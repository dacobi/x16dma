==> flow/design.v <==
`timescale 1ns / 1ps
module top(
    input wire CS,
    input wire PHI2,
    inout RWB,
    output RDY,
    inout [15:0] addr,
    inout [7:0] data    
    );
    reg TXEN;
    reg WRITE;
    reg WRITENEXT;
    reg WAIT;
    wire [4:0] regaddr;
    reg [7:0] dbyte;
    reg [15:0] sadd;
    reg [15:0] sinc;
    reg [15:0] dadd;
    reg [15:0] dinc;
    reg [15:0] count;
    reg [7:0] tmpdata;
    reg [15:0] tmpaddr;
    initial begin
        TXEN = 0;
        WRITE = 0;
        WRITENEXT = 0;
        WAIT = 1;
    end
    always @(posedge PHI2) begin
        if(TXEN == 1) begin
            if(count > 0) begin
                if(WRITENEXT) begin
                    if(WAIT) begin
                        tmpaddr <= dadd;
                        tmpdata <= dbyte;
                        WRITE <= 1;                        
                        WAIT <= 0;
                    end
                    else begin                    
                        count <= count - 1;
                        dadd <= dadd + dinc;
                        WRITE <= 0;
                        WRITENEXT <= 0;
                        WAIT <= 1;                               
                    end
                end
                else begin
                    if(WAIT) begin
                        tmpaddr <= sadd;                        
                        WAIT <= 0;
                    end
                    else begin
                        dbyte <= data;
                        sadd <= sadd + sinc;
                        WAIT <= 1;
                        WRITENEXT <= 1;                                        
                    end 
                end
            end 
            else begin
                TXEN <= 0;
                WRITE <= 0;
            end            
        end
        else begin
            if(CS == 1) begin            
                if(RWB == 1) begin
                    WRITE <= 0;
                    case(regaddr)
                        5'b00000 : sadd[7:0] <= data;
                        5'b00001 : sadd[15:8] <= data;
                        5'b00010 : sinc[7:0] <= data;
                        5'b00011 : sinc[15:8] <= data;
                        5'b00100 : dadd[7:0] <= data;
                        5'b00101 : dadd[15:8] <= data;
                        5'b00110 : dinc[7:0] <= data;
                        5'b00111 : dinc[15:8] <= data;
                        5'b01000 : begin
                                count[7:0] = data;
                                if(count > 0) begin
                                    WAIT <= 1;
                                    TXEN <= 1;
                                    WRITENEXT <= 0;    
                                end                                                                       
                                end
                        5'b01001 : count[15:8] <= data;
                        default: TXEN <= 0;         
                    endcase         
                end
                else begin
                    WRITE <= 1;
                    tmpdata <= 0;            
                end
            end            
            else begin
                WRITE <= 0;
                TXEN <= 0;
            end        
        end                  
    end
    assign regaddr = addr[4:0];
    assign RWB = TXEN ? WRITE : 1'bZ;
    assign RDY = TXEN ? 1'b0 : 1'bZ;
    assign data = WRITE ? tmpdata : 8'bZ;
    assign addr = TXEN ? tmpaddr : 16'bZ;
endmodule
Reports on top
What the tools print for top, step after step.
Line numbers count from 1 in the design file above.
Operators: Yosys type, input widths -> output width; for muxes data width and select width s.
Library cell names are shortened.
The mark - stands for no value.

inputs
  design top = top
  clock = PHI2
  cell library = sky130hd
  corner = tt_025C_1v80

Elaborated design
Yosys after proc, flatten, opt, wreduce and memory -nomap, before mapping. Memory bits, and registers merged into a memory's read port (data or address), are not among the register bits. Print and check cells are not counted. Equal cells are merged and count once.

bit counts
  flip-flop bits (word level) = 116
  input port bits = 2
  output and inout bits = 26
  word-level cells = 146

cells by class
  add/sub/neg operators = 3
  $lt $le $gt $ge = 2
  eq/ne operators = 16
  multiplexer cells = 81
  bitwise gates (word level) = 3
  reductions and logical operators = 24

operator list
  operator               count
  $mux 8                 49
  $mux 16                4
  $reduce_and 6->1       6
  $gt 16x1->1 const B    2
  $add 16x16->16         2
  $mux 1                 28
  $reduce_and 4->1       5
  $eq 5x3->1 const B     4
  $reduce_bool 2->1      9
  $sub 16x1->16 const B  1
  $eq 5x2->1 const B     2
  $eq 5x4->1 const B     2
  $reduce_and 5->1       2
  $ne 2x1->1 const B     3
  $ne 2x2->1 const B     3
  $eq 5x1->1 const B     1
  $logic_not 5->1        1
  $not 1->1              3
  $ne 3x3->1 const B     1
  $reduce_and 3->1       1

Logic depth
Depth = most cells in a row (Yosys ltp): at word level without a register or memory, in the mapped netlist without a sequential cell, where the memories' decode and read muxes count.

depth
  depth after elaboration = 7
  ABC_AREA = 0
  mapped depth = 7

After synthesis
Source: synth_stat.txt of the flow (Yosys; design flattened, memories mapped). It holds for the ABC_AREA given above (unset counts as 0); a run with the other value may have another netlist.

cell types
  type      count  total area (um^2)
  edfxtp_1  115    3.45E+03
  ha_1      31     387.872
  a21oi_1   46     230.221
  mux2_2    17     191.434
  nand2_1   48     180.173
  xnor2_1   16     140.134
  xor2_1    15     131.376
  o21ai_0   24     120.115
  nor2_1    27     101.347
  and2_1    14     87.584
  nor3_1    13     65.062
  a21o_1    8      60.058
  clkbuf_1  14     52.55
  o21a_1    7      52.55
  nand2b_1  8      50.048
  inv_1     13     48.797
  o211ai_1  6      45.043
  fa_1      2      40.038

Other cell types: 40; their cells: 86.

mapped netlist
  standard cells after synthesis = 510
  mapped area = 6103.4 um^2
  flip-flop cells = 116
  buffer cells = 17

Path before layout
Source: OpenSTA report_checks on the synthesized netlist (no wires, ideal clock, input and output delay 20% of the period each), path of least setup slack; recovery checks are left aside. Register names are those of the netlist, which keeps one name where synthesis merged equal registers.

timing path after synthesis
  path kind = flip-flop to flip-flop
  start = reg count[8]
  end = reg (name not given)
  period = 3.38 ns
  library setup time = 0.280 ns
  launch time at the first pin = 0.000 ns
  arrival = 2.262 ns
  required time = 3.100 ns
  setup slack = 0.838 ns
  path delay = 2.542 ns
  stages on the path = 6
  path buffers = 0
  synthesis period reached = 2.542 ns

"path delay" = arrival - input delay + setup time.
"stages on the path": output pins that drive a net of the path, with the launching flip-flop's if there is one; two outputs of one cell count as two.
"synthesis period reached" = period - worst setup slack (recovery checks aside). The figure is calculated, with input and output delays left at 20% of the set period.

on the way, after synthesis
  cell sequence = edfxtp_1 or3_1 or4_4 o41ai_4 nor2_1 a22o_1

ends and longest elaborated chain, after synthesis
  item             RTL line  source
  start, declared  20        reg [15:0] count;
  start, assigned  40        count <= count - 1;
  start, assigned  86        5'b01001 : count[15:8] <= data;

Chain of elaborated cells between the ends: none given.

Worst path after layout
Path of least setup slack in the final report of run A (OpenROAD, finished layout, wires in). Where an end is a register, its clock arrival counts in the times.

timing path post-layout
  path kind = flip-flop to flip-flop
  start = reg dinc[0]
  end = reg dadd[6]
  period = 1.44 ns
  library setup time = 0.28 ns
  launch time at the first pin = 0.54 ns
  arrival = 2.90 ns
  required time = 1.71 ns
  setup slack = -1.20 ns
  stages on the path = 9
  path buffers = 1

Between the ends stands the longest chain of elaborated cells between them, by number of cells; it is not shown to be the way that was timed. Of several equally long chains one is given.
Each line given opens the expression or statement behind the cell; cells for indexed reads and writes are added by Yosys, which also makes memories of some case tables.

on the way, post-layout
  cell sequence = edfxtp_1 ha_2 fa_2 a21o_1 buf_6 a31o_4 a21oi_2 xor2_1 o21ai_1
  cells in the longest elaborated chain = 5
  elaborated cells between the ends (all ways) = 5
  RTL lines with such cells = 5
  classes of those cells = add/sub (1); mux (4)

ends and longest elaborated chain, post-layout
  item             RTL line  source
  start, declared  19        reg [15:0] dinc;
  start, assigned  76        5'b00110 : dinc[7:0] <= data;
  $add 16x16->16   41        dadd <= dadd + dinc;
  $mux 8           33        if(WAIT) begin
  $mux 8           32        if(WRITENEXT) begin
  $mux 8           31        if(count > 0) begin
  $mux 8           30        if(TXEN == 1) begin
  end, assigned    41
  end, assigned    74        5'b00100 : dadd[7:0] <= data;
  end, declared    18        reg [15:0] dadd;

Memo
Re: implementation data of top

Below are 2 stored runs of the flow (Yosys, OpenROAD; platform sky130hd) on top, each with its settings and what was measured, unordered. Constraints: input delay and output delay 20% of the set period each, output load 0.01 pF.
"achieved clock period (ns)" means the clock period less the worst setup slack. The figure is calculated, with input and output delays left at 20% of the set period.
By "worst setup path time (ns)" is meant the share of the clock period that the worst setup path is allowed (20% is reserved at inputs, 20% at outputs), minus its slack. Clock arrival times at its registers enter into it.
By "finish__power__total" is meant OpenSTA's value without simulated activity: inputs other than the clock are taken to toggle once in ten clock periods, and the tool carries that through the logic.

settings of run A
{
  "period_ns": 1.44,
  "CORE_UTILIZATION": 58,
  "SETUP_SLACK_MARGIN": -0.14,
  "PLACE_DENSITY_LB_ADDON": 0.24,
  "HOLD_SLACK_MARGIN": 0.18,
  "CORE_ASPECT_RATIO": 1.08,
  "GPL_ROUTABILITY_DRIVEN": 1,
  "CTS_CLUSTER_SIZE": 50,
  "CTS_CLUSTER_DIAMETER": 139,
  "SLEW_MARGIN": 15,
  "MAX_ROUTING_LAYER": "met5",
  "CAP_MARGIN": 20,
  "CORE_MARGIN": 2
}
report of run A
yosys chip area after synthesis (um^2): 6103.4
finish__design__die__area: 11360.2
finish__design__instance__area__stdcell: 9635.5
finish__design__instance__utilization: 0.9514
finish__timing__setup__ws: -1.198
finish__timing__setup__tns: -132.900
finish__timing__hold__ws: 0.089
finish__power__total: 8.506e-03
achieved clock period (ns): 2.638
worst setup path time (ns): 2.64
worst setup path kind: flip-flop to flip-flop

settings of run B
{
  "period_ns": 2.26,
  "CORE_UTILIZATION": 18,
  "SETUP_SLACK_MARGIN": 0.56,
  "PLACE_DENSITY_LB_ADDON": 0.01,
  "CORE_MARGIN": 6,
  "TNS_END_PERCENT": 45,
  "ABC_AREA": 0,
  "CTS_CLUSTER_DIAMETER": 300,
  "CAP_MARGIN": 0,
  "SLEW_MARGIN": 20
}
report of run B
yosys chip area after synthesis (um^2): 6103.4
finish__design__die__area: 38470.9
finish__design__instance__area__stdcell: 8587.0
finish__design__instance__utilization: 0.2606
finish__timing__setup__ws: -0.123
finish__timing__setup__tns: -3.204
finish__timing__hold__ws: 0.109
finish__power__total: 5.313e-03
achieved clock period (ns): 2.383
worst setup path time (ns): 2.38
worst setup path kind: flip-flop to flip-flop
